==> flow/design.v <==
module SAWTOOTH_SW_GEN (
	CLOCK,
	RESET,
	FREQ,
	SWITCH,
	OUT
);
input CLOCK;
input RESET;
input SWITCH;
input [19:0] FREQ;  
output [7:0] OUT;
reg [19:0] counter;  
reg [7:0] pastOut;
assign OUT = pastOut;
always @(posedge CLOCK) begin
	if (RESET) begin
		pastOut <= 8'b00000000;
		counter <= FREQ;
	end
	else if ((counter < 1) && (SWITCH)) begin
		counter <= FREQ;
		pastOut <= pastOut + 1;
	end
	else if ((counter < 1) && (~SWITCH)) begin
	end
	else begin
		counter <= counter - 1;
	end
end	
endmodule
======== Reports on SAWTOOTH_SW_GEN ========
What the tools print for SAWTOOTH_SW_GEN, step after step.
Lines are those of the file above, counted from 1.
Operators carry their Yosys type and port widths (W data, S select, Z words).
Library cell names are shortened.
The mark -- stands for no value.
set-up
  top module .............................. SAWTOOTH_SW_GEN
  clock input ............................. CLOCK
  standard-cell library ................... sky130hd
  corner .................................. tt_025C_1v80

======== After elaboration ========
Counts by Yosys on the flattened word-level netlist (proc, flatten, opt, wreduce; memories kept). Register bits leave out memories and registers merged into their read ports (data or address). Print and check cells are left out. Cells with the same type and inputs are merged into one.
storage and ports
  cells after elaboration ................. 12
  register bits ........................... 28
  output and inout bits ................... 8
operators by class
  multiplexer cells ....................... 3
  order comparisons ....................... 1
  eq/ne operators ......................... 1
  add/subtract/negate cells ............... 2
  bitwise operators ....................... 1
  reduce/logical cells .................... 2
operators by type and width
  cell                     count
  $mux W20                 3
  $sub A20 B1 Y20 const B  1
  $lt A20 B1 Y1 const B    1
  $add A8 B1 Y8 const B    1
  $ne A3 B3 Y1 const B     1
  $logic_and A1 B1 Y1      2
  $not A1 Y1               1

======== Longest topological paths ========
Yosys ltp: most cells in a row. Word level: on the elaborated netlist, between registers, memories and ports. Mapped: between sequential cells and ports; inverters and the memories' decode and read muxes count.
depth
  depth after elaboration ................. 5
  ABC_AREA ................................ 0
  mapped depth ............................ 10
  gate-level depth less buffers ........... 7

======== After synthesis ========
Source: synth_stat.txt of the flow (Yosys; design flattened, memories mapped). It holds for the ABC_AREA given above (unset counts as 0); a run with the other value may have another netlist.
synthesis totals
  buffer cells ............................ 7
  chip area (Yosys) ....................... 1575.3 µm²
  mapped flip-flops ....................... 28
  cell count .............................. 162
  sequential part of the area ............. 760.7 µm²
cell types
  cell type  count
  edfxtp_1   20
  dfxtp_1    8
  nor2_1     29
  a21oi_1    21
  xor2_1     11
  xnor2_1    6
  nor4_4     2
  or3_1      6
  nand3_1    7
  ha_1       2
  nand3b_1   3
  o31ai_1    3
  o21ai_0    4
  a31oi_1    3
  clkbuf_1   5
  nand2_1    5
  nand4_1    3
  nor2b_1    3
Not listed: further types 15, cells in them 21.

======== Timing after synthesis ========
Path of least setup slack by OpenSTA after synthesis, without wires, with an ideal clock, recovery checks aside; 20% of the period is set as input and as output delay. Where synthesis merged equal registers, the netlist keeps one of their names.
timing after synthesis
  path kind ............................... flip-flop to flip-flop
  start ................................... register counter[0]
  end ..................................... register counter[0]
  data required time ...................... 1.817 ns
  setup slack ............................. -0.161 ns
  clock period ............................ 2.27 ns
  time at the first pin ................... 0.000 ns
  path delay .............................. 2.431 ns
  path buffers ............................ 2
  arrival time ............................ 1.978 ns
  stages .................................. 8
  synthesis period reached ................ 2.431 ns
"path delay" is the arrival time less input delay plus setup time.
"stages" counts driving pins, that of a launching flip-flop among them; a cell with two outputs on the path counts twice.
"synthesis period reached" = period - worst setup slack (recovery checks aside). The figure is calculated, with input and output delays left at 20% of the set period.
The rows between start and end are the longest chain of elaborated cells between them; the timing report does not say that the signal goes this way. Where chains are equally long, one stands for them.
Each line given opens the expression or statement behind the cell; cells for indexed reads and writes are added by Yosys, which also makes memories of some case tables.
At most two assigning lines are given for a register; there are more.
Only ways into the end's enable, where the timed path ends, are counted here.
on the way, after synthesis
  path through ............................ edfxtp_1 -> inv_1 -> ha_1 -> or3b_1 -> buf_2 -> nor4_4 -> buf_6 -> nand3_1
  cells in the longest elaborated chain ... 3
  elaborated cells on any way between the ends .. 4
  those cells by class .................... compare: 1; eq/ne: 1; reduce/logical: 2
RTL lines, path after synthesis
  element              RTL line  RTL
  start: declaration   13        reg [19:0] counter;
  start: assignment    19        counter <= FREQ;
  start: assignment    28        counter <= counter - 1;
  $lt A20 B1 Y1        21        else if ((counter < 1) && (SWITCH)) begin
  $logic_and A1 B1 Y1  21
  $ne A3 B3 Y1         --
  end: assignment      22        counter <= FREQ;
  end: assignment      28
  end: declaration     13

======== Path in the finished layout ========
From the final timing report of run 2: the path of least setup slack in the routed layout; clock arrival at registers is part of the times.
timing post-layout
  path kind ............................... flip-flop to flip-flop
  start ................................... register counter[0]
  end ..................................... register counter[4]
  time at the first pin ................... 0.28 ns
  clock period ............................ 5.34 ns
  path buffers ............................ 0
  data required time ...................... 5.10 ns
  stages .................................. 6
  arrival time ............................ 2.90 ns
  setup slack ............................. 2.20 ns
The rows between start and end are the longest chain of elaborated cells between them; the timing report does not say that the signal goes this way. Where chains are equally long, one stands for them.
At most two assigning lines are given for a register; there are more.
Only ways into the end's enable, where the timed path ends, are counted here.
on the way, post-layout
  path through ............................ edfxtp_1 -> inv_1 -> ha_1 -> or3b_1 -> nor4_4 -> nand3_1
  cells in the longest elaborated chain ... 3
  elaborated cells on any way between the ends .. 4
  those cells by class .................... compare: 1; eq/ne: 1; reduce/logical: 2
RTL lines, path post-layout
  element              RTL line  RTL
  start: declaration   13        reg [19:0] counter;
  start: assignment    19        counter <= FREQ;
  start: assignment    28        counter <= counter - 1;
  $lt A20 B1 Y1        21        else if ((counter < 1) && (SWITCH)) begin
  $logic_and A1 B1 Y1  21
  $ne A3 B3 Y1         --
  end: assignment      22        counter <= FREQ;
  end: assignment      28
  end: declaration     13

==> results <==
Measured data: module SAWTOOTH_SW_GEN, platform sky130hd, 2 stored runs of the flow under differing settings, order arbitrary. Input and output delays are each 20% of the period that was set; the output load is 0.01 pF.
"achieved period" is the run's clock period less its worst setup slack. It is reckoned from that one timing run; input and output delays stay at 20% of the period that was set.
"time used up by the worst setup path" means the part of the period allowed to the worst setup path (the constraints hold back 20% at inputs and 20% at outputs) less its slack; where the path has registers, the arrival times of their clocks count too.
"total power of the final layout" is the tool's figure for a default switching activity; nothing was simulated.

======== run 1 ========
==> flow/run.sh <==
#!/bin/bash
# the make line also repeats the synthesis and layout settings of config.mk as NAME=value (left out here)
make -C /OpenROAD-flow-scripts/flow DESIGN_CONFIG=/design/flow/config.mk WORK_HOME=/design/flow/orfs CLKGATE_MAP_FILE= finish
==> flow/config.mk <==
export PLATFORM = sky130hd
export DESIGN_NAME = SAWTOOTH_SW_GEN
export DESIGN_NICKNAME = SAWTOOTH_SW_GEN
export VERILOG_FILES = /design/flow/design.v
export SDC_FILE = /design/flow/constraint.sdc
export NUM_CORES = 4
export LEC_CHECK = 0
export CAP_MARGIN = 10
export CELL_PAD_IN_SITES_DETAIL_PLACEMENT = 2
export CELL_PAD_IN_SITES_GLOBAL_PLACEMENT = 3
export CORE_MARGIN = 7
export CORE_UTILIZATION = 69
export GPL_ROUTABILITY_DRIVEN = 1
export GPL_TIMING_DRIVEN = 1
export PLACE_DENSITY = 0.89
export SETUP_SLACK_MARGIN = 0.89
export SLEW_MARGIN = 35
export TNS_END_PERCENT = 65
==> flow/constraint.sdc <==
create_clock -name core_clock -period 3.34 [get_ports {CLOCK}]
set_input_delay 0.6680 -clock core_clock [delete_from_list [all_inputs] [get_ports {CLOCK}]]
set_output_delay 0.6680 -clock core_clock [all_outputs]
set_load 0.01 [all_outputs]

-------- run 1 --------
  incomplete, placement halted on GPL-0301

======== run 2 ========
==> flow/run.sh <==
#!/bin/bash
# the make line also repeats the synthesis and layout settings of config.mk as NAME=value (left out here)
make -C /OpenROAD-flow-scripts/flow DESIGN_CONFIG=/design/flow/config.mk WORK_HOME=/design/flow/orfs CLKGATE_MAP_FILE= finish
==> flow/config.mk <==
export PLATFORM = sky130hd
export DESIGN_NAME = SAWTOOTH_SW_GEN
export DESIGN_NICKNAME = SAWTOOTH_SW_GEN
export VERILOG_FILES = /design/flow/design.v
export SDC_FILE = /design/flow/constraint.sdc
export NUM_CORES = 4
export LEC_CHECK = 0
export CAP_MARGIN = 20
export CORE_MARGIN = 2
export CORE_UTILIZATION = 40
export SLEW_MARGIN = 20
==> flow/constraint.sdc <==
create_clock -name core_clock -period 5.34 [get_ports {CLOCK}]
set_input_delay 1.0680 -clock core_clock [delete_from_list [all_inputs] [get_ports {CLOCK}]]
set_output_delay 1.0680 -clock core_clock [all_outputs]
set_load 0.01 [all_outputs]

-------- measured, run 2 --------
  achieved period ......................... 3.140 ns
  synthesis area .......................... 1575.3 µm²
  time used up by the worst setup path .... 3.14 ns
  critical path type ...................... flip-flop to flip-flop
  total power of the final layout ......... 491.8 µW
  utilization of the finished layout ...... 0.534
  die size ................................ 4456.2 µm²
  lowest setup slack ...................... 2.200 ns
