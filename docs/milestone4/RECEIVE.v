==> flow/design.v <==
module RECEIVE (
	CLOCK,
	DATA,
	ENABLE,
	OUT
);
input CLOCK;
input DATA;
input ENABLE;
output [15:0] OUT;
reg [3:0] index;
reg [15:0] accumulate;
reg [15:0] pastOut;
assign OUT = pastOut;
always @(posedge CLOCK) begin
	if(ENABLE) begin
		accumulate[index] <= DATA;
		if(index == 4'b1111) begin
			pastOut <= accumulate;
		end
		else begin
			pastOut <= 16'b1111100000000000;
		end
		index <= index + 1;
	end
end
endmodule
* Step by step through the tools: RECEIVE
The steps from the RTL of RECEIVE to its reports follow in flow order. Lines are those of the file above, counted from 1. Cell names lack the library's common part. A cell with n/a has no value.
Design: top RECEIVE, clock input CLOCK, standard-cell library sky130hd, library corner tt_025C_1v80

* Word level
Counts by Yosys on the flattened word-level netlist (proc, flatten, opt, wreduce; memories kept). Register bits leave out memories and registers merged into their read ports (data or address); mux counts leave out enables and synchronous resets folded into registers. Print and check cells are left out. Cells with the same type and inputs are merged into one.
Bit counts: memories kept 0, ROM bits 0, output and inout bits 16, bits in latches 0, flip-flop bits (word level) 36, elaborated cells 11, word width x clocked read ports 0, bits in writable memories 0, bits of input ports 3
Cells by class: $add $sub $neg 2, order comparisons 0, shift-type cells 2, reduce/logical cells 0, multiplexer cells 0, divide/modulo/power cells 0, bitwise gates (word level) 3, multiply operators 0, eq/ne operators 1
Operators by type and width (number):
- variable shift 1 x 5 -> 16 bit | 1
- variable shift 1 x 5 -> 16 bit with constant A | 1
- AND 16 bit | 1
- OR 16 bit | 1
- inverter 16 bit | 1
- negation 4 -> 5 bit | 1
- adder 4 x 1 -> 4 bit with constant B | 1
- == test 4 bit with constant B | 1

* Longest topological paths
Longest topological path by Yosys (ltp), each cell counted once; first at word level (registers and memories cut), then after technology mapping (sequential cells cut; the memories' decode and read muxes count).
Depth: word-level depth 5, ABC_AREA 0, gate-level depth with buffers 7, depth with buffers taken out 6

* After synthesis
Source: synth_stat.txt of the flow (Yosys; design flattened, memories mapped). It holds for the ABC_AREA given above (unset counts as 0); a run with the other value may have another netlist. The area totals of this step are shown rounded.
Synthesis totals: sequential part of the area 1081 µm², mapped cells 127, cell area after synthesis 1704 µm², flip-flop cells 36, buffers 4
Cells by type:
- edfxtp_1 | number 36, total area 1.08E+03 µm²
- o2bb2ai_1 | number 12, total area 105.101 µm²
- and2_1 | number 12, total area 75.072 µm²
- ha_1 | number 5, total area 62.56 µm²
- nand2b_1 | number 6, total area 37.536 µm²
- nand2_1 | number 9, total area 33.782 µm²
- nor2_1 | number 6, total area 22.522 µm²
- a21oi_1 | number 4, total area 20.019 µm²
- o21ai_0 | number 4, total area 20.019 µm²
- a21boi_4 | number 1, total area 18.768 µm²
- o21ai_2 | number 2, total area 17.517 µm²
- mux2_4 | number 1, total area 15.014 µm²
- nand3_1 | number 3, total area 15.014 µm²
- o21ai_1 | number 3, total area 15.014 µm²
- and3_1 | number 2, total area 12.512 µm²
- nor2b_1 | number 2, total area 12.512 µm²
- mux2_1 | number 1, total area 11.261 µm²
- mux2_2 | number 1, total area 11.261 µm²
Other cell types: 14; their cells: 17.

* Worst setup path after synthesis
Path of least setup slack by OpenSTA after synthesis, without wires, with an ideal clock, recovery checks aside; 20% of the period is set as input and as output delay. Where synthesis merged equal registers, the netlist keeps one of their names.
Path post-synthesis: path kind register to register, start point reg index[0], end point reg accumulate[4], launch time at the first pin 0 ps, path buffers 1, delay of the path 2022 ps, clock period 1940 ps, path slack -82 ps, driving pins on the path 8, data required time 1678 ps, data arrival time 1760 ps, library setup time 262 ps, period reached after synthesis 2022 ps
"delay of the path" = arrival - input delay + setup time. "driving pins on the path": output pins that drive a net of the path, with the launching flip-flop's if there is one; two outputs of one cell count as two. "period reached after synthesis" = period - worst setup slack (recovery checks aside). The figure is calculated, with input and output delays left at 20% of the set period. Between the ends stands the longest chain of elaborated cells between them, by number of cells; it is not shown to be the way that was timed. Of several equally long chains one is given. Each line given opens the expression or statement behind the cell; cells for indexed reads and writes are added by Yosys, which also makes memories of some case tables.
On the way, post-synthesis: cells stage by stage edfxtp_1 -> inv_1 -> ha_1 -> clkbuf_1 -> nor2_1 -> a32o_1 -> nand2_1 -> mux2_1, cells in the longest elaborated chain 5, elaborated cells between the ends (all ways) 6, source lines of those cells 1, those cells by class add/sub (1); shift (2); logic (3)
RTL lines, path post-synthesis:
- from (decl) | line 11 | reg [3:0] index;
- from (assign) | line 24 | index <= index + 1;
- negation 4 -> 5 bit | line 17 | accumulate[index] <= DATA;
- variable shift 1 x 5 -> 16 bit | line 17
- inverter 16 bit | line 17
- AND 16 bit | line 17
- OR 16 bit | line 17
- to (assign) | line 17
- to (decl) | line 12 | reg [15:0] accumulate;

* Timing after layout
Path of least setup slack in the final report of flow run A (OpenROAD, finished layout, wires in). Where an end is a register, its clock arrival counts in the times. The path's times are printed in steps of 10 ps; the period is the one set.
Path after layout: path kind register to register, start point reg index[0], end point reg accumulate[12], launch time at the first pin 300 ps, clock period 3260 ps, library setup time 240 ps, path slack 1060 ps, driving pins on the path 7, path buffers 0, data arrival time 2260 ps, data required time 3310 ps
Between the ends stands the longest chain of elaborated cells between them, by number of cells; it is not shown to be the way that was timed. Of several equally long chains one is given.
On the way, after layout: cells stage by stage edfxtp_1 -> inv_1 -> ha_1 -> nor2_1 -> a21boi_4 -> o21ai_2 -> mux2_4, cells in the longest elaborated chain 5, elaborated cells between the ends (all ways) 6, source lines of those cells 1, those cells by class add/sub (1); shift (2); logic (3)
RTL lines, path after layout:
- from (decl) | line 11 | reg [3:0] index;
- from (assign) | line 24 | index <= index + 1;
- negation 4 -> 5 bit | line 17 | accumulate[index] <= DATA;
- variable shift 1 x 5 -> 16 bit | line 17
- inverter 16 bit | line 17
- AND 16 bit | line 17
- OR 16 bit | line 17
- to (assign) | line 17
- to (decl) | line 12 | reg [15:0] accumulate;

Lab notebook: RECEIVE

RECEIVE through Yosys and OpenROAD on sky130hd: 2 stored runs, unordered, with their settings and measured results. The constraints put input and output delay at 20% of the set period each and load the outputs with 0.01 pF.
"period reached": clock period set for the run, less the worst setup slack. It is reckoned from that one timing run; input and output delays stay at 20% of the period that was set.
By "critical setup path time" is meant the share of the clock period that the worst setup path is allowed (20% is reserved at inputs, 20% at outputs), minus its slack. Clock arrival times at its registers enter into it.
"total power after layout": no workload was simulated; the value follows from the tool's default switching activity.
"critical setup path time" is known to 10 ps.
The results are shown rounded.

* Flow run A | settings: period_ns 3.26; CORE_UTILIZATION 51; PLACE_DENSITY_LB_ADDON 0.16; CORE_ASPECT_RATIO 0.74; CELL_PAD_IN_SITES_GLOBAL_PLACEMENT 2; CELL_PAD_IN_SITES_DETAIL_PLACEMENT 0; GPL_TIMING_DRIVEN 1; GPL_ROUTABILITY_DRIVEN 1; CTS_CLUSTER_SIZE 93; CTS_CLUSTER_DIAMETER 150; CAP_MARGIN 10; SLEW_MARGIN 25; MIN_ROUTING_LAYER met2; MAX_ROUTING_LAYER met5; CORE_MARGIN 2 | results: worst hold slack 547 ps; total power after layout 1039 uW; standard-cell area after routing 2012 µm²; critical setup path time 2200 ps; class of the worst setup path register to register; synthesized cell area 1704 µm²; total negative slack 0 ps; period reached 2204 ps; die footprint 3825 µm²; worst setup slack after layout 1056 ps; final utilization 0.616
* Flow run B | settings: period_ns 1.69; CORE_UTILIZATION 42; SETUP_SLACK_MARGIN 0.15; PLACE_DENSITY 0.84; CORE_MARGIN 5; ABC_AREA 0; GPL_TIMING_DRIVEN 0; CTS_CLUSTER_DIAMETER 115; MAX_ROUTING_LAYER met5; CAP_MARGIN 20; SLEW_MARGIN 20 | results: worst hold slack 537 ps; total power after layout 2145 uW; standard-cell area after routing 2386 µm²; critical setup path time 1810 ps; class of the worst setup path register to register; synthesized cell area 1704 µm²; total negative slack -1080 ps; period reached 1815 ps; die footprint 5432 µm²; worst setup slack after layout -125 ps; final utilization 0.601
